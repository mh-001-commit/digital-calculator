==> flow/design.v <==
module  Calc( 
input clk,
input [3:0] A10, A1, B10, B1,
input [2:0] operation,
output reg signed [14:0] outRes,
output reg flag=0
    );
wire [6:0]A,B;
Concatenate first(A10,A1,A);
Concatenate second(B10,B1,B);
always @(posedge clk) begin
case(operation) 
0 : begin           
flag=0;
outRes= B1+B10*10+A1*100+A10*1000;
end
1 : begin
outRes=A+B;
flag=0;
end
2 : begin
flag=0;
if(A>=B)
outRes=A-B;
else begin 
outRes=A-B;
 flag=1;
end
end
3 : begin
flag=0;
outRes=A*B;
end
4 : begin
flag=0;
outRes=A/B;
end
default: begin           
flag=0;
outRes= B1+B10*10+A1*100+A10*1000;
end
endcase
end
endmodule
module Concatenate(
input [3:0] x10, x1,
output [6:0] out);
assign out = x10*(4'd10)+x1;
endmodule
[Step by step through the tools: Calc]
The steps from the RTL of Calc to its reports follow in flow order.
Lines are those of the file above, counted from 1.
Operators carry their Yosys type and port widths (W data, S select, Z words).
Library cell names are shortened.
The mark - stands for no value.
Inputs
  design top: Calc
  clock port: clk
  standard-cell library: sky130hd
  timing corner: tt_025C_1v80

[Word-level counts]
Counts by Yosys on the flattened word-level netlist (proc, flatten, opt, wreduce; memories kept). Register bits leave out memories and registers merged into their read ports (data or address); mux counts leave out enables and synchronous resets folded into registers. Print and check cells are left out.
Bit counts
  elaborated cells: 23
  output and inout bits: 16
  input port bits: 20
  bits in registers: 16
Cells by class
  $mul: 6
  mux-type cells: 2
  equality and inequality tests: 4
  div/mod/pow operators: 1
  $add $sub $neg: 7
  $lt $le $gt $ge: 1
Operator list (count)
  $div A7 B7 Y15: 1
  $mul A7 B7 Y14: 1
  $pmux W15 S4: 1
  $mul A4 B7 Y11 const B: 1
  $mul A4 B3 Y6 const B: 2
  $mul A4 B5 Y9 const B: 1
  $mul A4 B3 Y7 const B: 1
  $add A12 B14 Y15: 1
  $add A7 B4 Y7: 2
  $add A9 B11 Y12: 1
  $add A4 B8 Y9: 1
  $add A7 B7 Y8: 1
  $sub A7 B7 Y8: 1
  $ge A7 B7 Y1: 1
  $eq A3 B2 Y1 const B: 2
  $eq A3 B1 Y1 const B: 1
  $eq A3 B3 Y1 const B: 1
  $mux W1: 1

[Longest topological paths]
Longest topological path by Yosys (ltp), each cell counted once; first at word level (registers and memories cut), then after technology mapping (sequential cells cut; the memories' decode and read muxes count).
Depth
  word-level depth: 5
  ABC_AREA: 0
  mapped depth: 139
  depth with buffers taken out: 133

[Synthesis result]
Yosys stat after the flow's synthesis: flattened, memories mapped to cells. It holds for the ABC_AREA given above (unset counts as 0); a run with the other value may have another netlist.
Synthesis totals
  flip-flop cells: 16
  chip area (Yosys): 9440.3 um^2
  buffer cells: 17
  sequential area: 320.3 um^2
  cell count: 1199
Cell types
  ha_1: count 190, area in all 2377.28 um^2
  fa_1: count 46, area in all 920.883 um^2
  inv_1: count 116, area in all 435.418 um^2
  xnor2_1: count 49, area in all 429.162 um^2
  nand2_1: count 97, area in all 364.099 um^2
  a21oi_1: count 69, area in all 345.331 um^2
  nor2_1: count 91, area in all 341.578 um^2
  o21a_1: count 44, area in all 330.317 um^2
  dfxtp_1: count 16, area in all 320.307 um^2
  o21ai_0: count 56, area in all 280.269 um^2
  nor3_1: count 51, area in all 255.245 um^2
  a21o_1: count 29, area in all 217.709 um^2
  xor2_1: count 23, area in all 201.443 um^2
  o31ai_1: count 19, area in all 142.637 um^2
  nand2b_1: count 21, area in all 131.376 um^2
  mux2_2: count 11, area in all 123.869 um^2
  nor2b_1: count 17, area in all 106.352 um^2
  mux2_4: count 6, area in all 90.086 um^2
Other cell types: 80; their cells: 248.
The figures by module come from a second, unflattened synthesis with its own total; it is not the netlist above.
Unflattened totals
  cell total of the unflattened synthesis: 1244
  area (unflattened synthesis): 9615.5 um^2
Rows give one instance, submodules left out.
Modules
  Calc: area 9175.0 um^2, seq. area 320.3 um^2, cells 1200, times used 1
  Concatenate: area 220.2 um^2, seq. area 0.0 um^2, cells 22, times used 2

[Timing after synthesis]
OpenSTA on the mapped netlist: ideal clock, no wires. The path of least setup slack (recovery checks aside). Input and output delay are each 20% of the period. Register names are those of the netlist, which keeps one name where synthesis merged equal registers.
Timing after synthesis
  path kind: input to register
  start point: input B10[1]
  end point: register outRes[0]
  arrival time: 31.293 ns
  driving pins on the path: 119
  buffers on the path: 7
  path delay: 24.178 ns
  clock period: 36.2 ns
  time at the first pin: 7.240 ns
  data required time: 36.075 ns
  path slack: 4.782 ns
  setup time: 0.125 ns
  external input delay: 7.240 ns
  synthesis period reached: 31.418 ns
"path delay" = arrival - input delay + setup time.
"driving pins on the path" counts driving pins, that of a launching flip-flop among them; a cell with two outputs on the path counts twice.
"synthesis period reached" = period - worst setup slack (recovery checks aside). The figure is calculated, with input and output delays left at 20% of the set period.
The rows between start and end are the longest chain of elaborated cells between them; the timing report does not say that the signal goes this way. Where chains are equally long, one stands for them.
A line is the first line of the expression or statement that the cell stems from. Yosys adds cells for indexed reads and writes and turns some case tables into memories.
At most two assigning lines are given for a register; there are more.
Between the ends, after synthesis
  path through: ha_1 -> ha_1 -> fa_1 -> a21boi_1 -> a22oi_4 -> o211ai_2 -> nor3_1 -> ha_1 -> o21a_1 -> or3_1 -> and3_1 -> o21ai_1 -> inv_1 -> ha_1 -> or3_1 -> o221a_1 -> o221a_1 -> buf_6 -> [... 83 more ...] -> a21oi_2 -> nand4_2 -> nor2_4 -> mux2i_1 -> ha_1 -> o21ai_0 -> nand2b_1 -> a21o_1 -> a21oi_1 -> nor2b_1 -> o21ai_0 -> nand2b_1 -> a211oi_1 -> o21ai_0 -> nor3_1 -> nand3_1 -> a41oi_1 -> a31oi_1
  length of the longest elaborated chain: 4
  elaborated cells between the ends (all ways): 4
  those cells by class: 1 x add/sub; 1 x mul; 1 x div; 1 x mux
RTL lines, path after synthesis
  start: declaration: line 3  | input [3:0] A10, A1, B10, B1,
  $mul A4 B3 Y6: line 48  | assign out = x10*(4'd10)+x1;
  $add A7 B4 Y7: line 48
  $div A7 B7 Y15: line 36  | outRes=A/B;
  $pmux W15 S4: line 12  | case(operation)
  end: assignment: line 15  | outRes= B1+B10*10+A1*100+A10*1000;
  end: assignment: line 18  | outRes=A+B;
  end: declaration: line 5  | output reg signed [14:0] outRes,

[Timing after layout]
Path of least setup slack in the final report of stored run 1 (OpenROAD, finished layout, wires in). Where an end is a register, its clock arrival counts in the times.
Timing post-layout
  path kind: input to register
  start point: input B10[3]
  end point: register outRes[0]
  clock period: 39.7 ns
  external input delay: 7.94 ns
  buffers on the path: 3
  data required time: 39.85 ns
  setup time: 0.12 ns
  driving pins on the path: 117
  arrival time: 33.24 ns
  time at the first pin: 7.94 ns
  path slack: 6.61 ns
The rows between start and end are the longest chain of elaborated cells between them; the timing report does not say that the signal goes this way. Where chains are equally long, one stands for them.
At most two assigning lines are given for a register; there are more.
Between the ends, post-layout
  path through: clkdlybuf4s50_1 -> ha_1 -> ha_1 -> fa_2 -> xnor3_1 -> and4_4 -> o211ai_4 -> nor3_1 -> ha_1 -> o21a_1 -> or3_1 -> and3_1 -> o21ai_2 -> inv_1 -> ha_1 -> or3_1 -> o221a_1 -> o221a_2 -> [... 81 more ...] -> o211ai_1 -> a21oi_2 -> nand4_2 -> nor2_4 -> buf_4 -> mux2_4 -> ha_1 -> a21o_1 -> a21oi_1 -> nor2b_1 -> o21ai_0 -> nand2b_1 -> a211oi_1 -> o21ai_0 -> nor3_1 -> nand3_1 -> a41oi_1 -> a31oi_1
  length of the longest elaborated chain: 4
  elaborated cells between the ends (all ways): 4
  those cells by class: 1 x add/sub; 1 x mul; 1 x div; 1 x mux
RTL lines, path post-layout
  start: declaration: line 3  | input [3:0] A10, A1, B10, B1,
  $mul A4 B3 Y6: line 48  | assign out = x10*(4'd10)+x1;
  $add A7 B4 Y7: line 48
  $div A7 B7 Y15: line 36  | outRes=A/B;
  $pmux W15 S4: line 12  | case(operation)
  end: assignment: line 15  | outRes= B1+B10*10+A1*100+A10*1000;
  end: assignment: line 18  | outRes=A+B;
  end: declaration: line 5  | output reg signed [14:0] outRes,

# Flow runs of Calc

Settings and measured results of 2 stored flow runs for module Calc (sky130hd), not sorted in any way. The constraints put input and output delay at 20% of the set period each and load the outputs with 0.01 pF.
By "achieved clock period (ns)" is meant the clock period of the run minus its worst setup slack. This is arithmetic on one report: input and output delays are still those of the set period (20% each).
"worst setup path time (ns)" means the part of the period allowed to the worst setup path (the constraints hold back 20% at inputs and 20% at outputs) less its slack; where the path has registers, the arrival times of their clocks count too.

Flow files of stored run 1
==> flow/run.sh <==
#!/bin/bash
# the make line also repeats the synthesis and layout settings of config.mk as NAME=value (left out here)
make -C /OpenROAD-flow-scripts/flow DESIGN_CONFIG=/design/flow/config.mk WORK_HOME=/design/flow/orfs CLKGATE_MAP_FILE= finish
==> flow/config.mk <==
export PLATFORM = sky130hd
export DESIGN_NAME = Calc
export DESIGN_NICKNAME = Calc
export VERILOG_FILES = /design/flow/design.v
export SDC_FILE = /design/flow/constraint.sdc
export NUM_CORES = 4
export LEC_CHECK = 0
export CAP_MARGIN = 0
export CELL_PAD_IN_SITES_GLOBAL_PLACEMENT = 1
export CORE_ASPECT_RATIO = 1.18
export CORE_MARGIN = 2
export CORE_UTILIZATION = 27
export GPL_ROUTABILITY_DRIVEN = 1
export GPL_TIMING_DRIVEN = 1
export HOLD_SLACK_MARGIN = -0.03
export PLACE_DENSITY_LB_ADDON = 0.08
export SETUP_SLACK_MARGIN = 4.38
export SLEW_MARGIN = 20
==> flow/constraint.sdc <==
create_clock -name core_clock -period 39.7 [get_ports {clk}]
set_input_delay 7.9400 -clock core_clock [delete_from_list [all_inputs] [get_ports {clk}]]
set_output_delay 7.9400 -clock core_clock [all_outputs]
set_load 0.01 [all_outputs]

report of stored run 1
yosys chip area after synthesis (um^2): 9440.3
finish__design__die__area: 36481.1
finish__design__instance__area__stdcell: 10784.1
finish__design__instance__utilization: 0.3123
finish__timing__setup__ws: 6.612
finish__timing__setup__tns: 0.000
finish__timing__hold__ws: 8.758
achieved clock period (ns): 33.088
worst setup path time (ns): 25.15
worst setup path kind: input to register

Flow files of stored run 2
==> flow/run.sh <==
#!/bin/bash
# the make line also repeats the synthesis and layout settings of config.mk as NAME=value (left out here)
make -C /OpenROAD-flow-scripts/flow DESIGN_CONFIG=/design/flow/config.mk WORK_HOME=/design/flow/orfs CLKGATE_MAP_FILE= finish
==> flow/config.mk <==
export PLATFORM = sky130hd
export DESIGN_NAME = Calc
export DESIGN_NICKNAME = Calc
export VERILOG_FILES = /design/flow/design.v
export SDC_FILE = /design/flow/constraint.sdc
export NUM_CORES = 4
export LEC_CHECK = 0
export ABC_AREA = 0
export CAP_MARGIN = 20
export CELL_PAD_IN_SITES_DETAIL_PLACEMENT = 0
export CELL_PAD_IN_SITES_GLOBAL_PLACEMENT = 1
export CORE_MARGIN = 2
export CORE_UTILIZATION = 38
export GPL_ROUTABILITY_DRIVEN = 1
export PLACE_DENSITY = 0.43
export SETUP_SLACK_MARGIN = 5.0
export SLEW_MARGIN = 20
export TNS_END_PERCENT = 40
==> flow/constraint.sdc <==
create_clock -name core_clock -period 29.4 [get_ports {clk}]
set_input_delay 5.8800 -clock core_clock [delete_from_list [all_inputs] [get_ports {clk}]]
set_output_delay 5.8800 -clock core_clock [all_outputs]
set_load 0.01 [all_outputs]

report of stored run 2
yosys chip area after synthesis (um^2): 9440.3
finish__design__die__area: 26119.4
finish__design__instance__area__stdcell: 12530.8
finish__design__instance__utilization: 0.5153
finish__timing__setup__ws: 2.663
finish__timing__setup__tns: 0.000
finish__timing__hold__ws: 6.384
achieved clock period (ns): 26.737
worst setup path time (ns): 20.86
worst setup path kind: input to register
